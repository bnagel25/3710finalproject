==> flow/design.v <==
`timescale 1ns / 1ps
module VGA_Signal_Generator(input clk, 
									 input sw,
									 input btnl,
									 input btnr,
									 output reg hsync, 
									 output reg vsync, 
									 output reg request, 
									 output reg [9:0] hcount, 
									 output reg [8:0] vcount,								 
									 output reg [1:0] mode,
									 input [7:0] Next_RGB,
									 output reg [7:0] RGB);
reg [1:0] pixel_rate = 0;
wire pixel_ending;
reg [9:0] horizontal_pixel_counter;
reg [9:0] vertical_line_counter;
initial hsync = 1;
initial vsync = 1;
initial horizontal_pixel_counter = 0;
initial vertical_line_counter = 0;
initial hcount = 0;
initial vcount = 0;
initial RGB = 0;
assign pixel_ending = pixel_rate == 3;
always@(posedge clk)
	begin
		if(pixel_rate == 3)
			begin
			pixel_rate <= 0;
			request <= 1;
			end
		else
			begin
			pixel_rate <= pixel_rate + 2'b1;
			request <= 0;
			end
		if (pixel_ending)
		begin
			hcount <= horizontal_pixel_counter - 9'd45;
			vcount <= vertical_line_counter[8:0] - 9'd33;
		end
		else
		begin
			hcount <= hcount;
			vcount <= vcount;
		end
		if ((horizontal_pixel_counter >= 47 && horizontal_pixel_counter < 687) && (vertical_line_counter >= 32 && vertical_line_counter <512))
			RGB <= Next_RGB;
		else
			RGB <= 8'b0;
		if (pixel_ending && (horizontal_pixel_counter == 799))
			horizontal_pixel_counter <= 0;
		else if (pixel_ending)
			horizontal_pixel_counter <= horizontal_pixel_counter + 10'b1;
		if (pixel_ending && (horizontal_pixel_counter >= 703 && horizontal_pixel_counter < 799))
			hsync <= 0;	
		else if (pixel_ending)
			hsync <= 1;
		if ((pixel_ending && (horizontal_pixel_counter == 799)) && (vertical_line_counter == 525))
			vertical_line_counter <= 0;
		else if (pixel_ending && (horizontal_pixel_counter == 799))
			vertical_line_counter <= vertical_line_counter + 10'b1;
		if (pixel_ending && (vertical_line_counter >= 523 && vertical_line_counter < 525))
			vsync <= 0;
		else if (pixel_ending)
			vsync <= 1;
		if (sw)
		mode <= 1;
		else if (btnl)
		mode <= 0;
		else if (btnr)
		mode <= 2;
	end
endmodule
`timescale 1ns / 1ps
module VGA_Pixel_Generator(input clk,
									input request,
									input [1:0] mode,
									input [9:0] hcount, 
									input [8:0] vcount, 
									output reg [7:0] Next_RGB,
									input [15:0] data,
									output reg [14:0] addr);
reg [30:0] seed;
initial seed = 1;
initial Next_RGB = 8'b0;
reg [1:0] state;
initial state = 0;
reg [2:0] current_row;
reg [2:0] current_column;
reg [7:0] glyph_color;
always@(posedge clk)
	begin
	seed <= {seed[28:0], seed[30]^seed[27], seed[29]^seed[26]};
	if (request)
	begin
			if (mode == 0)
				Next_RGB  <=  seed[7:0];	
			else if (mode ==2)
				Next_RGB <= {3'b000, vcount[5] ^ hcount[5], 4'b0000};
			else
			begin
			current_row <= vcount[2:0];
			current_column <= hcount[2:0];	
			end				
	end  
	if (state == 0)
		if (mode == 1 && request)
		state <= 2'b01;
		else
		state <= 0;
	else if (state == 1)	
      begin	
		state <= 2'b10;
		glyph_color <= data[15:8];
		end
	else if (state == 2)
		begin
		if (!current_row[0])
			begin
			if (data[current_column + 8])
			Next_RGB <= glyph_color;
			else
			Next_RGB <= 8'b00000000;
			end
		else
			begin
			if(data[current_column])
			Next_RGB <= glyph_color;
			else
			Next_RGB <= 8'b00000000;
			end
		state <= 0;
		end 
	else
	state <= 0;
end 
always@(*)
begin
	if (state == 0)
		addr = {vcount[8:3], hcount[9:3]};
	else if (state == 1) 
		addr = {4'b1000, data[7:0], current_row[2:1]};
	else
		addr = 8'b00000000;	
end  
endmodule
`timescale 1ns / 1ps
module VGA_Top_Module(input clk, 
							 input sw,
							 input btnl,
							 input btnr,
							 input [15:0] data,
							 output hsync, 
							 output vsync, 
							 output [7:0] RGB,
							 output [14:0] addr);
wire [9:0] horizontal_pixel_counter;
wire [8:0] vertical_line_counter;
wire request;
wire [1:0] mode;
wire [7:0] Next_RGB;
VGA_Signal_Generator _VGA_Signal_Generator(clk, sw, btnl, btnr, hsync, vsync, request, horizontal_pixel_counter, vertical_line_counter, mode, Next_RGB, RGB);
VGA_Pixel_Generator _VGA_Pixel_Generator(clk, request, mode, horizontal_pixel_counter, vertical_line_counter, Next_RGB, data, addr);
endmodule
### From RTL to reports: VGA_Top_Module

The steps from the RTL of VGA_Top_Module to its reports follow in flow order.
Lines are those of the file above, counted from 1.
Operators: Yosys type, input widths -> output width; for muxes data width and select width s.
The mark -- stands for no value.

| inputs | value |
|---|---|
| top module | VGA_Top_Module |
| clock | clk |
| library | sky130hd |
| library corner | tt_025C_1v80 |

### Word-level counts

Yosys after proc, flatten, opt, wreduce and memory -nomap, before mapping. Memory bits, and registers merged into a memory's read port (data or address), are not among the register bits. Print and check cells are not counted. Equal cells are merged and count once.

| operators by class | value |
|---|---|
| magnitude comparators | 8 |
| eq/ne operators | 7 |
| shifts and indexed selects | 2 |
| reduce/logical cells | 16 |
| bitwise operators | 6 |
| add/sub/neg operators | 6 |
| muxes and demuxes | 17 |

Operator list:

| kind | number |
|---|---|
| $mux 8 | 9 |
| $lt 10x10->1 const B | 4 |
| $shiftx 16x32->1 | 1 |
| $add 10x1->10 const B | 2 |
| $ge 10x10->1 const B | 2 |
| $eq 10x10->1 const B | 2 |
| $ge 10x6->1 const B | 2 |
| $shiftx 16x3->1 | 1 |
| $mux 15 | 1 |
| $mux 14 | 1 |
| $logic_and 1x1->1 | 10 |
| $sub 10x6->10 const B | 1 |
| $sub 9x6->9 const B | 1 |
| $eq 2x2->1 const B | 3 |
| $add 3x4->5 const B | 1 |
| $eq 2x1->1 const B | 2 |
| $logic_not 2->1 | 2 |
| $mux 2 | 2 |
| $mux 1 | 4 |
| $xor 1x1->1 | 3 |
| $not 1->1 | 3 |
| $reduce_and 3->1 | 1 |
| $add 2x1->2 const B | 1 |
| $reduce_and 2->1 | 1 |
| $reduce_bool 2->1 | 1 |
| $reduce_or 2->1 | 1 |

| storage and ports | value |
|---|---|
| cells after elaboration | 79 |
| input bits | 20 |
| flip-flop bits (word level) | 109 |
| output and inout bits | 25 |

### Logic depth

Depth = most cells in a row (Yosys ltp): at word level without a register or memory, in the mapped netlist without a sequential cell, where the memories' decode and read muxes count.

| logic depth | value |
|---|---|
| depth after elaboration | 7 |
| ABC_AREA | 0 |
| mapped depth | 6 |
| mapped depth without buffers | 6 |

### Netlist

Source: synth_stat.txt of the flow (Yosys; design flattened, memories mapped). It holds for the ABC_AREA given above (unset counts as 0); a run with the other value may have another netlist.

| mapped netlist | value |
|---|---|
| cells in the netlist | 360 |
| flip-flops | 110 |
| buffers | 21 |
| mapped area | 4166.5 µm² |
| sequential area | 2532.4 µm² |

Cells by type:

| type | number |
|---|---|
| sky130_fd_sc_hd__dfxtp_1 | 77 |
| sky130_fd_sc_hd__edfxtp_1 | 33 |
| sky130_fd_sc_hd__nor2_1 | 48 |
| sky130_fd_sc_hd__xnor2_1 | 20 |
| sky130_fd_sc_hd__mux2i_1 | 15 |
| sky130_fd_sc_hd__xor2_1 | 12 |
| sky130_fd_sc_hd__a31o_2 | 9 |
| sky130_fd_sc_hd__ha_1 | 6 |
| sky130_fd_sc_hd__clkbuf_1 | 16 |
| sky130_fd_sc_hd__nand3_1 | 12 |
| sky130_fd_sc_hd__nand2_1 | 15 |
| sky130_fd_sc_hd__a22oi_1 | 7 |
| sky130_fd_sc_hd__nand4_1 | 8 |
| sky130_fd_sc_hd__mux2_2 | 4 |
| sky130_fd_sc_hd__mux4_2 | 2 |
| sky130_fd_sc_hd__inv_1 | 11 |
| sky130_fd_sc_hd__nor2b_1 | 5 |
| sky130_fd_sc_hd__and3_1 | 4 |

Other cell types: 34; their cells: 56.
By module: a second synthesis without flattening, with its own total; a netlist apart from the flattened one above.

| second synthesis, totals | value |
|---|---|
| cells (unflattened synthesis) | 374 |
| area (unflattened synthesis) | 4289.1 µm² |

Each row is one instance without its submodules.

By module:

| module | cells | instances | area (µm²) |
|---|---|---|---|
| VGA_Signal_Generator | 227 | 1 | 2417.3 |
| VGA_Pixel_Generator | 147 | 1 | 1871.8 |
| VGA_Top_Module | 0 | 1 | 0.0 |

### Timing after synthesis

Path of least setup slack by OpenSTA after synthesis, without wires, with an ideal clock, recovery checks aside; 20% of the period is set as input and as output delay. Where synthesis merged equal registers, the netlist keeps one of their names.

| timing after synthesis | value |
|---|---|
| path type | register to register |
| start | register _VGA_Signal_Generator.pixel_rate[0] |
| end | register _VGA_Signal_Generator.vertical_line_counter[0] |
| path buffers | 0 |
| path slack | 0.660 ns |
| data required time | 2.685 ns |
| stages on the path | 6 |
| launch time at the first pin | 0.000 ns |
| path delay | 2.150 ns |
| setup time | 0.125 ns |
| data arrival time | 2.025 ns |
| period | 2.81 ns |
| synthesis period reached | 2.15 ns |

"path delay" is the arrival time less input delay plus setup time.
"stages on the path" counts driving pins, that of a launching flip-flop among them; a cell with two outputs on the path counts twice.
"synthesis period reached" is the clock period less the worst setup slack; recovery checks do not enter. This is arithmetic on one report: input and output delays are still those of the set period (20% each).
The rows between start and end are the longest chain of elaborated cells between them; the timing report does not say that the signal goes this way. Where chains are equally long, one stands for them.
A line is the first line of the expression or statement that the cell stems from. Yosys adds cells for indexed reads and writes and turns some case tables into memories.

| on the way, after synthesis | value |
|---|---|
| path through | sky130_fd_sc_hd__dfxtp_1 > sky130_fd_sc_hd__ha_1 > sky130_fd_sc_hd__nand2_1 > sky130_fd_sc_hd__or3_1 > sky130_fd_sc_hd__nor3_2 > sky130_fd_sc_hd__nor2_1 |
| cells in the longest elaborated chain | 3 |
| elaborated cells between the ends (all ways) | 3 |
| those cells by class | 1 x eq/ne; 2 x reduce/logical |

RTL lines, path after synthesis:

| what | RTL line | source |
|---|---|---|
| start: declaration | 14 | `reg [1:0] pixel_rate = 0;` |
| start: assignment | 30 | `pixel_rate <= 0;` |
| start: assignment | 35 | `pixel_rate <= pixel_rate + 2'b1;` |
| $eq 2x2->1 | 25 | `assign pixel_ending = pixel_rate == 3;` |
| $logic_and 1x1->1 x2 | 60 | `if ((pixel_ending && (horizontal_pixel_counter == 799)) && (vertical_line_counter == 525))` |
| end: assignment | 61 | `vertical_line_counter <= 0;` |
| end: assignment | 63 | `vertical_line_counter <= vertical_line_counter + 10'b1;` |
| end: declaration | 17 | `reg [9:0] vertical_line_counter;` |

Nets of the timed path that keep an RTL name, with a line that drives or declares them; the list need not be complete.

Nets with RTL names, path after synthesis:

| net | RTL line |
|---|---|
| _VGA_Signal_Generator.pixel_ending | 25 |

### Timing after layout

From the final timing report of run 1: the path of least setup slack in the routed layout; clock arrival at registers is part of the times.

| timing after layout | value |
|---|---|
| path type | input to output |
| start | input data[6] |
| end | output addr[8] |
| data required time | 1.93 ns |
| path buffers | 2 |
| data arrival time | 1.80 ns |
| period | 2.41 ns |
| stages on the path | 4 |
| external output delay | 0.48 ns |
| launch time at the first pin | 0.48 ns |
| path slack | 0.13 ns |
| external input delay | 0.48 ns |

The rows between start and end are the longest chain of elaborated cells between them; the timing report does not say that the signal goes this way. Where chains are equally long, one stands for them.

| on the way, after layout | value |
|---|---|
| path through | sky130_fd_sc_hd__clkdlybuf4s50_1 > sky130_fd_sc_hd__mux2i_1 > sky130_fd_sc_hd__nor2_1 > sky130_fd_sc_hd__clkdlybuf4s50_1 |
| cells in the longest elaborated chain | 2 |
| elaborated cells between the ends (all ways) | 2 |
| source lines of those cells | 2 |
| those cells by class | 2 x mux |

RTL lines, path after layout:

| what | RTL line | source |
|---|---|---|
| start: declaration | 154 | `input [15:0] data,` |
| $mux 14 | 143 | `else if (state == 1)` |
| $mux 15 | 141 | `if (state == 0)` |
| end: declaration | 158 | `output [14:0] addr);` |

Ticket comment

Top module VGA_Top_Module; platform sky130hd; tools Yosys and OpenROAD; 2 stored runs in no particular order. Input and output delays are each 20% of the period that was set; the output load is 0.01 pF.
"achieved period" is the run's clock period less its worst setup slack. It is reckoned from that one timing run; input and output delays stay at 20% of the period that was set.
"total power after layout" rests on the timing tool's default activity at the inputs, not on a simulated workload.

#### Run 1

| setting | value |
|---|---|
| period_ns | `2.41` |
| CAP_MARGIN | `20` |
| CORE_MARGIN | `2` |
| CORE_UTILIZATION | `40` |
| SLEW_MARGIN | `20` |

| result | value |
|---|---|
| chip area after synthesis (Yosys) | 4166.5 µm² |
| total die area | 11248.7 µm² |
| worst hold slack after layout | 0.328 ns |
| achieved period | 2.280 ns |
| worst setup slack after layout | 0.130 ns |
| std-cell area (final layout) | 4968.5 µm² |
| total power after layout | 3073 µW |

#### Run 2

| setting | value |
|---|---|
| period_ns | `2.72` |
| CORE_UTILIZATION | `42` |
| SETUP_SLACK_MARGIN | `-0.24` |
| PLACE_DENSITY_LB_ADDON | `0.08` |
| CORE_ASPECT_RATIO | `0.96` |
| CORE_MARGIN | `8` |
| ABC_AREA | `0` |
| GPL_TIMING_DRIVEN | `0` |
| CTS_CLUSTER_SIZE | `51` |
| CTS_CLUSTER_DIAMETER | `296` |
| SLEW_MARGIN | `35` |
| MIN_ROUTING_LAYER | `met1` |
| CAP_MARGIN | `20` |

| result | value |
|---|---|
| worst setup slack after layout | 0.070 ns |
| worst hold slack after layout | 0.337 ns |
| chip area after synthesis (Yosys) | 4166.5 µm² |
| total die area | 13364.4 µm² |
| total power after layout | 2763 µW |
| std-cell area (final layout) | 4982.3 µm² |
| achieved period | 2.650 ns |
