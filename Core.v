==> flow/design.v <==
`timescale 1ns / 1ps
module Core(
	input             clk,
	input      [15:0] mem_to_core_data,           
	output reg [15:0] core_to_mem_data,           
	output reg [23:0] core_to_mem_address,        
	output reg        core_to_mem_write_enable);  
	parameter ADD  = 4'b0000;
	parameter ADDI = 4'b0001;
	parameter SUB  = 4'b0010;
	parameter LW   = 4'b0011;
	parameter SW   = 4'b0100;
	parameter LUI  = 4'b0101;
	parameter CMP  = 4'b0110;
	parameter BR   = 4'b0111;
	parameter JMP  = 4'b1000;
	parameter SLL  = 4'b1001;
	parameter SLR  = 4'b1010;
	parameter AND  = 4'b1011;
	parameter NAND = 4'b1100;
	parameter OR   = 4'b1101;
	parameter NOT  = 4'b1110;
	parameter LLI  = 4'b1111;
	parameter FETCH   = 3'b000;
	parameter DECODE  = 3'b001;
	parameter EXECUTE = 3'b010;
	parameter LOAD1   = 3'b011;
	parameter LOAD2   = 3'b100;
	parameter STORE   = 3'b101;
	parameter BRANCH  = 3'b110;
	parameter JUMP    = 3'b111;
	reg        zero;                   
	reg        negative;               
	reg        addr_ext   = 0;         
	reg [2:0]  core_state = FETCH;     
	reg [23:0] pc         = 24'h3c8c;  
	reg [3:0]  opcode;
	reg [3:0]  offset;
	reg [3:0]  dest_index;
	reg [3:0]  branch_index;
	reg [7:0]  immediate;
	reg [15:0] reg_data1;
	reg [15:0] reg_data2;
	reg         write_enable;
	reg  [3:0]  read_index1;
	reg  [3:0]  read_index2;
	reg  [3:0]  write_index;
	reg  [15:0] write_data;
	wire [15:0] read_data1;
	wire [15:0] read_data2;
	reg_file _reg_file(
	 .clk      (clk), 
	 .rdDataA  (read_index1),
	 .rdDataB  (read_index2),
	 .write_en (write_enable),
	 .DataIn   (write_data),
	 .wrData   (write_index),
	 .A		  (read_data1),
	 .B		  (read_data2));
	always@(*)
	begin
	 read_index1  = 0;
	 read_index2  = 0;
	 write_data   = 0;
	 write_enable = 0;
	 write_index  = 0;
	 core_to_mem_address      = 0;
	 core_to_mem_data         = 0;
	 core_to_mem_write_enable = 0;
	 case (core_state)
	  FETCH:   core_to_mem_address = pc;
	  DECODE:  begin 
				   read_index1 = mem_to_core_data[11:8];  
				   read_index2 = mem_to_core_data[7:4];   
			     end
	  EXECUTE: begin 
	            write_index  = dest_index;
				   write_enable = 1;
				   if      (opcode == ADD)
				    write_data = reg_data1 + reg_data2;
				   else if (opcode == ADDI)
				    write_data = reg_data1 + immediate;
				   else if (opcode == SUB)
				    write_data = reg_data2 - reg_data1;						 
				   else if (opcode == SLL)
				    write_data = reg_data1 << offset;
				   else if (opcode == SLR)
				    write_data = reg_data1 >> offset;
				   else if (opcode == AND)
				    write_data = reg_data1 & reg_data2;
				   else if (opcode == NAND)
				    write_data = ~(reg_data1 & reg_data2);
				   else if (opcode == OR)
				    write_data = reg_data1 | reg_data2;
				   else if (opcode == NOT)
				    write_data = ~reg_data1;
				   else if (opcode == LUI)
				    write_data = {immediate, reg_data1[7:0]};
				   else if (opcode == LLI)
				    write_data = {reg_data1[15:8], immediate};
				   else if (opcode == CMP)
				    write_enable = 0;
				  end
	  LOAD1:   begin
					if (addr_ext == 0)
				    core_to_mem_address = pc;
					else
					 core_to_mem_address = {immediate, mem_to_core_data};
				  end
	  LOAD2:   begin
				   write_enable = 1;
				   write_index  = dest_index;
				   write_data   = mem_to_core_data;
				  end
	  STORE:   begin
					if (addr_ext == 0)
					 core_to_mem_address = pc;
					else
					 begin
					  core_to_mem_address      = {immediate,mem_to_core_data};
					  core_to_mem_data         = reg_data1;
				     core_to_mem_write_enable = 1;
					 end
				  end
	  BRANCH: begin 
					if (addr_ext == 0)
				    core_to_mem_address = pc;
					else
					 core_to_mem_address = core_to_mem_address;
				 end
	  JUMP:   begin 
			      if (addr_ext == 0)
				    core_to_mem_address = pc;
					else
					 core_to_mem_address = core_to_mem_address;
				 end
	 endcase
	end
	always@(posedge clk)
	 begin	
	 case (core_state)
	  FETCH:   begin 
			      core_state <= DECODE;
			      pc         <= pc + 1'b1;
			     end
	  DECODE:  begin
				   opcode        = mem_to_core_data[15:12];
				   immediate    <= mem_to_core_data[7:0];
				   offset       <= mem_to_core_data[3:0];
				   reg_data1    <= read_data1;
				   reg_data2    <= read_data2;
					branch_index <= mem_to_core_data[11:8];
				   if (opcode == LW || opcode == LUI || opcode == LLI || opcode == ADDI)
				    dest_index <= mem_to_core_data[11:8];
				   else
				    dest_index <= mem_to_core_data[7:4];
				   if (opcode == ADD  ||
				       opcode == ADDI ||
				       opcode == SUB  ||
				       opcode == CMP  ||
				       opcode == SLL  ||
				       opcode == SLR  ||
				       opcode == AND  ||
				       opcode == NAND ||
				       opcode == OR   ||
				       opcode == LUI  ||
				       opcode == LLI  ||
				       opcode == NOT)
				    core_state <= EXECUTE;
				   else if (opcode == LW)
				    core_state <= LOAD1;
				   else if (opcode == SW)
				    core_state <= STORE;
				   else if (opcode == BR)
				    core_state <= BRANCH;
				   else if (opcode == JMP)
				    core_state <= JUMP;
				  end
	  EXECUTE: begin 
				   if (opcode == CMP) 
				    begin
					  zero <= reg_data1 == reg_data2;
					  if (reg_data1 < reg_data2)
					   negative <= 1;	
					  else
					   negative <= 0;
				    end
				   core_state <= FETCH;
				  end
	  LOAD1:   begin
				   if (addr_ext == 1)
				    begin 
				     core_state <= LOAD2;
			        addr_ext   <= 0;
				    end
				   else
				    addr_ext <= 1;
				  end
	  LOAD2:   begin
	            core_state <= FETCH;
					pc         <= pc + 1'b1;
	           end
	  STORE:   begin
				   if (addr_ext == 1)
					 begin
				     core_state <= FETCH;
					  pc         <= pc + 1'b1;
					  addr_ext   <= 0;
					 end
				   else
				    addr_ext <= 1;
				  end
	  BRANCH:  begin
					if (addr_ext == 1)
				    begin 
				     if      (branch_index == 4'b0000)  
				      if (zero)
				       pc <= {immediate, mem_to_core_data};
				      else
				       pc <= pc + 1'b1; 
				     else if (branch_index == 4'b0001)  
				      if (!zero)
				       pc <= {immediate, mem_to_core_data};	
				      else
				       pc <= pc + 1'b1; 					  
				     else if (branch_index == 4'b0010)  
				      if (negative)
				       pc <= {immediate, mem_to_core_data};	
				      else
				       pc <= pc + 1'b1;
				     else if (branch_index == 4'b0011)  
				      if (zero || negative)
				       pc <= {immediate, mem_to_core_data};	
				      else
				       pc <= pc + 1'b1;					  
				     else if (branch_index == 4'b0100)  
				      if (!negative && !zero)
				       pc <= {immediate, mem_to_core_data}; 
				      else
				       pc <= pc + 1'b1;
				     else if (branch_index == 4'b0101)  
				      if (!negative || zero)
				       pc <= {immediate, mem_to_core_data};
				      else
				       pc <= pc + 1'b1;  
				     core_state <= FETCH;
				     addr_ext   <= 0;
				    end
				   else
				    addr_ext <= 1;
				  end
	  JUMP:    begin
				   if (addr_ext == 1)
				    begin 
			        pc <= {immediate, mem_to_core_data};
				     core_state <= FETCH;
			        addr_ext <= 0;
				    end
				   else
				    addr_ext <= 1;
				  end	
	  endcase
	 end
endmodule
`timescale 1ns / 1ps
module reg_file(
	input clk,
	input write_en,
	input [3:0] wrData,
	input [15:0] DataIn,
	input [3:0] rdDataA,
	input [3:0] rdDataB,
	output reg [15:0] A,
	output reg [15:0] B);
	reg [15:0] reg1,  reg2,  reg3,  reg4;
   reg [15:0] reg5,  reg6,  reg7,  reg8;
   reg [15:0] reg9,  reg10, reg11, reg12;
   reg [15:0] reg13, reg14, reg15;
	always@(*)
	begin
		case (rdDataA)
		 0 : A = 0;
		 1 : A = reg1;
		 2 : A = reg2;
		 3 : A = reg3;
		 4 : A = reg4;
		 5 : A = reg5;
		 6 : A = reg6;
		 7 : A = reg7;
		 8 : A = reg8;
		 9 : A = reg9;
		 10 : A = reg10;
		 11 : A = reg11;
		 12 : A = reg12;
		 13 : A = reg13;
		 14 : A = reg14;
		 15 : A = reg15;
		endcase
		case (rdDataB)
		 0 : B = 0;
		 1 : B = reg1;
		 2 : B = reg2;
		 3 : B = reg3;
		 4 : B = reg4;
		 5 : B = reg5;
		 6 : B = reg6;
		 7 : B = reg7;
		 8 : B = reg8;
		 9 : B = reg9;
		 10 : B = reg10;
		 11 : B = reg11;
		 12 : B = reg12;
		 13 : B = reg13;
		 14 : B = reg14;
		 15 : B = reg15;
		endcase	
	end
	always@(posedge clk)
	begin
	   if (write_en)
			case (wrData)
				0 : begin end
				1 : reg1 <= DataIn;
				2 : reg2 <= DataIn;
				3 : reg3 <= DataIn;
				4 : reg4 <= DataIn;
				5 : reg5 <= DataIn;
				6 : reg6 <= DataIn;
				7 : reg7 <= DataIn;
				8 : reg8 <= DataIn;
				9 : reg9 <= DataIn;
			  10 : reg10 <= DataIn;
			  11 : reg11 <= DataIn;
			  12 : reg12 <= DataIn;
			  13 : reg13 <= DataIn;
			  14 : reg14 <= DataIn;
			  15 : reg15 <= DataIn;
			endcase
	end
endmodule
======== Reports on Core ========
The steps from the RTL of Core to its reports follow in flow order.
Line numbers count from 1 in the design file above.
Not given: -
inputs
  top module .............................. Core
  clock input ............................. clk
  library ................................. sky130hd
  library corner .......................... tt_025C_1v80

======== Word level ========
Yosys after proc, flatten, opt, wreduce and memory -nomap, before mapping. Memory bits, and registers merged into a memory's read port (data or address), are not among the register bits. Print and check cells are not counted.
operators by class
  multiplexer cells ....................... 65
  reduce/logical cells .................... 56
  eq/ne operators ......................... 90
  bitwise gates (word level) .............. 4
  shift operators ......................... 2
  order comparisons ....................... 1
  add/sub/neg operators ................... 4
operators with widths
  kind                                                                    count
  16-bit parallel mux with 16-bit select                                  2
  24-bit two-way mux                                                      16
  16-bit two-way mux                                                      12
  24-bit parallel mux with 4-bit select                                   2
  4-bit equality test (second input constant)                             39
  4-bit by 3-bit equality test with 1-bit output (second input constant)  20
  16-bit parallel mux with 3-bit select                                   1
  4-bit by 2-bit equality test with 1-bit output (second input constant)  11
  16-bit NOT                                                              2
  2-bit AND reduction                                                     16
  16-bit parallel mux with 2-bit select                                   1
  24-bit by 1-bit adder with 24-bit output (second input constant)        1
  4-bit by 1-bit equality test with 1-bit output (second input constant)  6
  4-bit parallel mux with 2-bit select                                    3
  3-bit two-way mux                                                       7
  4-bit zero test                                                         5
  1-bit logical OR                                                        16
  16-bit adder                                                            1
  16-bit subtractor                                                       1
  16-bit < comparator                                                     1
  16-bit equality test                                                    1
  16-bit bitwise AND                                                      1
  16-bit bitwise OR                                                       1
  16-bit by 4-bit << shifter with 16-bit output                           1
  16-bit by 4-bit right shift with 16-bit output                          1
  16-bit by 8-bit adder with 16-bit output                                1
  1-bit two-way mux                                                       16
  3-bit parallel mux with 5-bit select                                    1
Not listed: further kinds 21, cells in them 36.
bit counts
  bits in registers ....................... 326
  output and inout port bits .............. 41
  input bits .............................. 17
  word-level cells ........................ 249

======== Longest topological paths ========
Longest topological path by Yosys (ltp), each cell counted once; first at word level (registers and memories cut), then after technology mapping (sequential cells cut; the memories' decode and read muxes count).
logic depth
  depth after elaboration ................. 15
  ABC_AREA ................................ 0
  gate-level depth with buffers ........... 12
  depth with buffers taken out ............ 11

======== Synthesis result ========
The flow's flattened synthesis, as Yosys stat reports it; memories are mapped. The netlist is that of the ABC_AREA named above (0 if unset); the other value can give another one.
mapped netlist
  synthesis area .......................... 20354.5 um2
  buffers ................................. 149
  mapped cells ............................ 1977
  mapped flip-flops ....................... 322
  sequential part of the area ............. 9669.3 um2
cell types
  cell type                  count  total area (um2)
  sky130_fd_sc_hd__edfxtp_1  322    9.67E+03
  sky130_fd_sc_hd__a22oi_1   173    1.3E+03
  sky130_fd_sc_hd__ha_1      58     725.696
  sky130_fd_sc_hd__nor2_1    190    713.184
  sky130_fd_sc_hd__a21oi_1   107    535.514
  sky130_fd_sc_hd__mux2i_1   52     520.499
  sky130_fd_sc_hd__clkbuf_1  113    424.157
  sky130_fd_sc_hd__nand2_1   108    405.389
  sky130_fd_sc_hd__xnor2_1   44     385.37
  sky130_fd_sc_hd__a221oi_1  40     350.336
  sky130_fd_sc_hd__a22o_1    38     332.819
  sky130_fd_sc_hd__o21ai_0   61     305.293
  sky130_fd_sc_hd__nand3_1   59     295.283
  sky130_fd_sc_hd__a222oi_1  28     280.269
  sky130_fd_sc_hd__mux4_2    10     225.216
  sky130_fd_sc_hd__mux2_2    19     213.955
  sky130_fd_sc_hd__a211oi_1  27     202.694
  sky130_fd_sc_hd__inv_1     50     187.68
Other cell types: 64; their cells: 478.
By module: a second synthesis without flattening, with its own total; a netlist apart from the flattened one above.
unflattened totals
  cell total of the unflattened synthesis .. 2170
  area total of the unflattened synthesis .. 22143.7 um2
Each row is one instance without its submodules.
modules
  module    instances  cells  area (um2)
  reg_file  1          827    11512.3
  Core      1          1343   10631.4

======== Timing after synthesis ========
Source: OpenSTA report_checks on the synthesized netlist (no wires, ideal clock, input and output delay 20% of the period each), path of least setup slack; recovery checks are left aside. Register names are those of the netlist, which keeps one name where synthesis merged equal registers.
timing post-synthesis
  kind .................................... register -> register
  start ................................... register reg_data1[1]
  end ..................................... register _reg_file.reg10[15]
  required time ........................... 3903 ps
  arrival time ............................ 3169 ps
  path delay .............................. 3466 ps
  stages on the path ...................... 11
  path slack .............................. 734 ps
  launch time at the first pin ............ 0 ps
  buffers on the path ..................... 0
  period .................................. 4200 ps
  period reached after synthesis .......... 3466 ps
"path delay" is the arrival time less input delay plus setup time.
"stages on the path" counts driving pins, that of a launching flip-flop among them; a cell with two outputs on the path counts twice.
"period reached after synthesis" = period - worst setup slack (recovery checks aside). The figure is calculated, with input and output delays left at 20% of the set period.
between the ends, post-synthesis
  cell sequence ........................... sky130_fd_sc_hd__edfxtp_1 -> sky130_fd_sc_hd__inv_1 -> sky130_fd_sc_hd__ha_1 -> sky130_fd_sc_hd__nor2_1 -> sky130_fd_sc_hd__o311a_1 -> sky130_fd_sc_hd__or4b_1 -> sky130_fd_sc_hd__a221oi_2 -> sky130_fd_sc_hd__a21oi_2 -> sky130_fd_sc_hd__nor4_1 -> sky130_fd_sc_hd__o21ai_1 -> sky130_fd_sc_hd__a32oi_1
ends and longest elaborated chain, post-synthesis
  element        line  source
  from (decl)    42    reg [15:0] reg_data1;
  from (assign)  150   reg_data1 <= read_data1;
  to (assign)    332   10 : reg10 <= DataIn;
  to (decl)      277   reg [15:0] reg9,  reg10, reg11, reg12;
No chain of elaborated cells between the ends is given.

======== Worst path after layout ========
From the final timing report of run A: the path of least setup slack in the routed layout; clock arrival at registers is part of the times.
The report prints the path's times to 10 ps; the period is as set.
timing post-layout
  kind .................................... register -> register
  start ................................... register reg_data1[12]
  end ..................................... register _reg_file.reg13[6]
  launch time at the first pin ............ 610 ps
  arrival time ............................ 5080 ps
  stages on the path ...................... 10
  required time ........................... 2570 ps
  buffers on the path ..................... 2
  period .................................. 2230 ps
  path slack .............................. -2510 ps
between the ends, post-layout
  cell sequence ........................... sky130_fd_sc_hd__edfxtp_1 -> sky130_fd_sc_hd__buf_6 -> sky130_fd_sc_hd__mux2i_4 -> sky130_fd_sc_hd__buf_6 -> sky130_fd_sc_hd__nor2_1 -> sky130_fd_sc_hd__a21oi_1 -> sky130_fd_sc_hd__a211oi_1 -> sky130_fd_sc_hd__o32ai_2 -> sky130_fd_sc_hd__o221ai_4 -> sky130_fd_sc_hd__a22o_4
ends and longest elaborated chain, post-layout
  element        line  source
  from (decl)    42    reg [15:0] reg_data1;
  from (assign)  150   reg_data1 <= read_data1;
  to (assign)    335   13 : reg13 <= DataIn;
  to (decl)      278   reg [15:0] reg13, reg14, reg15;
No chain of elaborated cells between the ends is given.

Ticket comment

Record of 2 stored runs of the RTL-to-layout flow on Core, platform sky130hd. The runs are unordered. Constraints: input delay and output delay 20% of the set period each, output load 0.01 pF.
"clock period achieved" is the run's clock period less its worst setup slack. It is reckoned from that one timing run; input and output delays stay at 20% of the period that was set.
"critical path time": the worst setup path's part of the clock period (all of it between registers, 20% less for each end at a port) less its slack. A launch clock that arrives late makes it longer, a capture clock that arrives late makes it shorter.
"power consumption" rests on the timing tool's default activity at the inputs, not on a simulated workload.
"critical path time" is known to 10 ps.

======== run A ========
==> flow/run.sh <==
#!/bin/bash
# the make line also repeats the synthesis and layout settings of config.mk as NAME=value (left out here)
make -C /OpenROAD-flow-scripts/flow DESIGN_CONFIG=/design/flow/config.mk WORK_HOME=/design/flow/orfs CLKGATE_MAP_FILE= finish
==> flow/config.mk <==
export PLATFORM = sky130hd
export DESIGN_NAME = Core
export DESIGN_NICKNAME = Core
export VERILOG_FILES = /design/flow/design.v
export SDC_FILE = /design/flow/constraint.sdc
export NUM_CORES = 4
export LEC_CHECK = 0
export CAP_MARGIN = 10
export CELL_PAD_IN_SITES_DETAIL_PLACEMENT = 2
export CORE_MARGIN = 2
export CORE_UTILIZATION = 16
export CTS_CLUSTER_DIAMETER = 150
export GPL_TIMING_DRIVEN = 1
export MAX_ROUTING_LAYER = met5
export PLACE_DENSITY = 0.94
export SETUP_SLACK_MARGIN = 0.31
export SLEW_MARGIN = 20
==> flow/constraint.sdc <==
create_clock -name core_clock -period 2.23 [get_ports {clk}]
set_input_delay 0.4460 -clock core_clock [delete_from_list [all_inputs] [get_ports {clk}]]
set_output_delay 0.4460 -clock core_clock [all_outputs]
set_load 0.01 [all_outputs]

-------- measured, run A --------
  clock period achieved ................... 4738 ps
  worst-case hold slack ................... 664 ps
  critical path time ...................... 4740 ps
  type of the worst setup path ............ register -> register
  power consumption ....................... 0.047252 W
  die area ................................ 130086.0 um2
  synthesized cell area ................... 20354.5 um2
  standard-cell area after layout ......... 32080.8 um2
  post-layout utilization ................. 25.5%
  worst slack on setup checks ............. -2508 ps
  setup TNS ............................... -634183 ps

======== run B ========
==> flow/run.sh <==
#!/bin/bash
# the make line also repeats the synthesis and layout settings of config.mk as NAME=value (left out here)
make -C /OpenROAD-flow-scripts/flow DESIGN_CONFIG=/design/flow/config.mk WORK_HOME=/design/flow/orfs CLKGATE_MAP_FILE= finish
==> flow/config.mk <==
export PLATFORM = sky130hd
export DESIGN_NAME = Core
export DESIGN_NICKNAME = Core
export VERILOG_FILES = /design/flow/design.v
export SDC_FILE = /design/flow/constraint.sdc
export NUM_CORES = 4
export LEC_CHECK = 0
export CAP_MARGIN = 20
export CELL_PAD_IN_SITES_DETAIL_PLACEMENT = 0
export CELL_PAD_IN_SITES_GLOBAL_PLACEMENT = 3
export CORE_ASPECT_RATIO = 1.74
export CORE_MARGIN = 7
export CORE_UTILIZATION = 68
export CTS_CLUSTER_SIZE = 59
export HOLD_SLACK_MARGIN = -0.04
export PLACE_DENSITY_LB_ADDON = 0.1
export SLEW_MARGIN = 20
==> flow/constraint.sdc <==
create_clock -name core_clock -period 6.0 [get_ports {clk}]
set_input_delay 1.2000 -clock core_clock [delete_from_list [all_inputs] [get_ports {clk}]]
set_output_delay 1.2000 -clock core_clock [all_outputs]
set_load 0.01 [all_outputs]

-------- run B --------
  not finished: placement ended with error FLW-0024
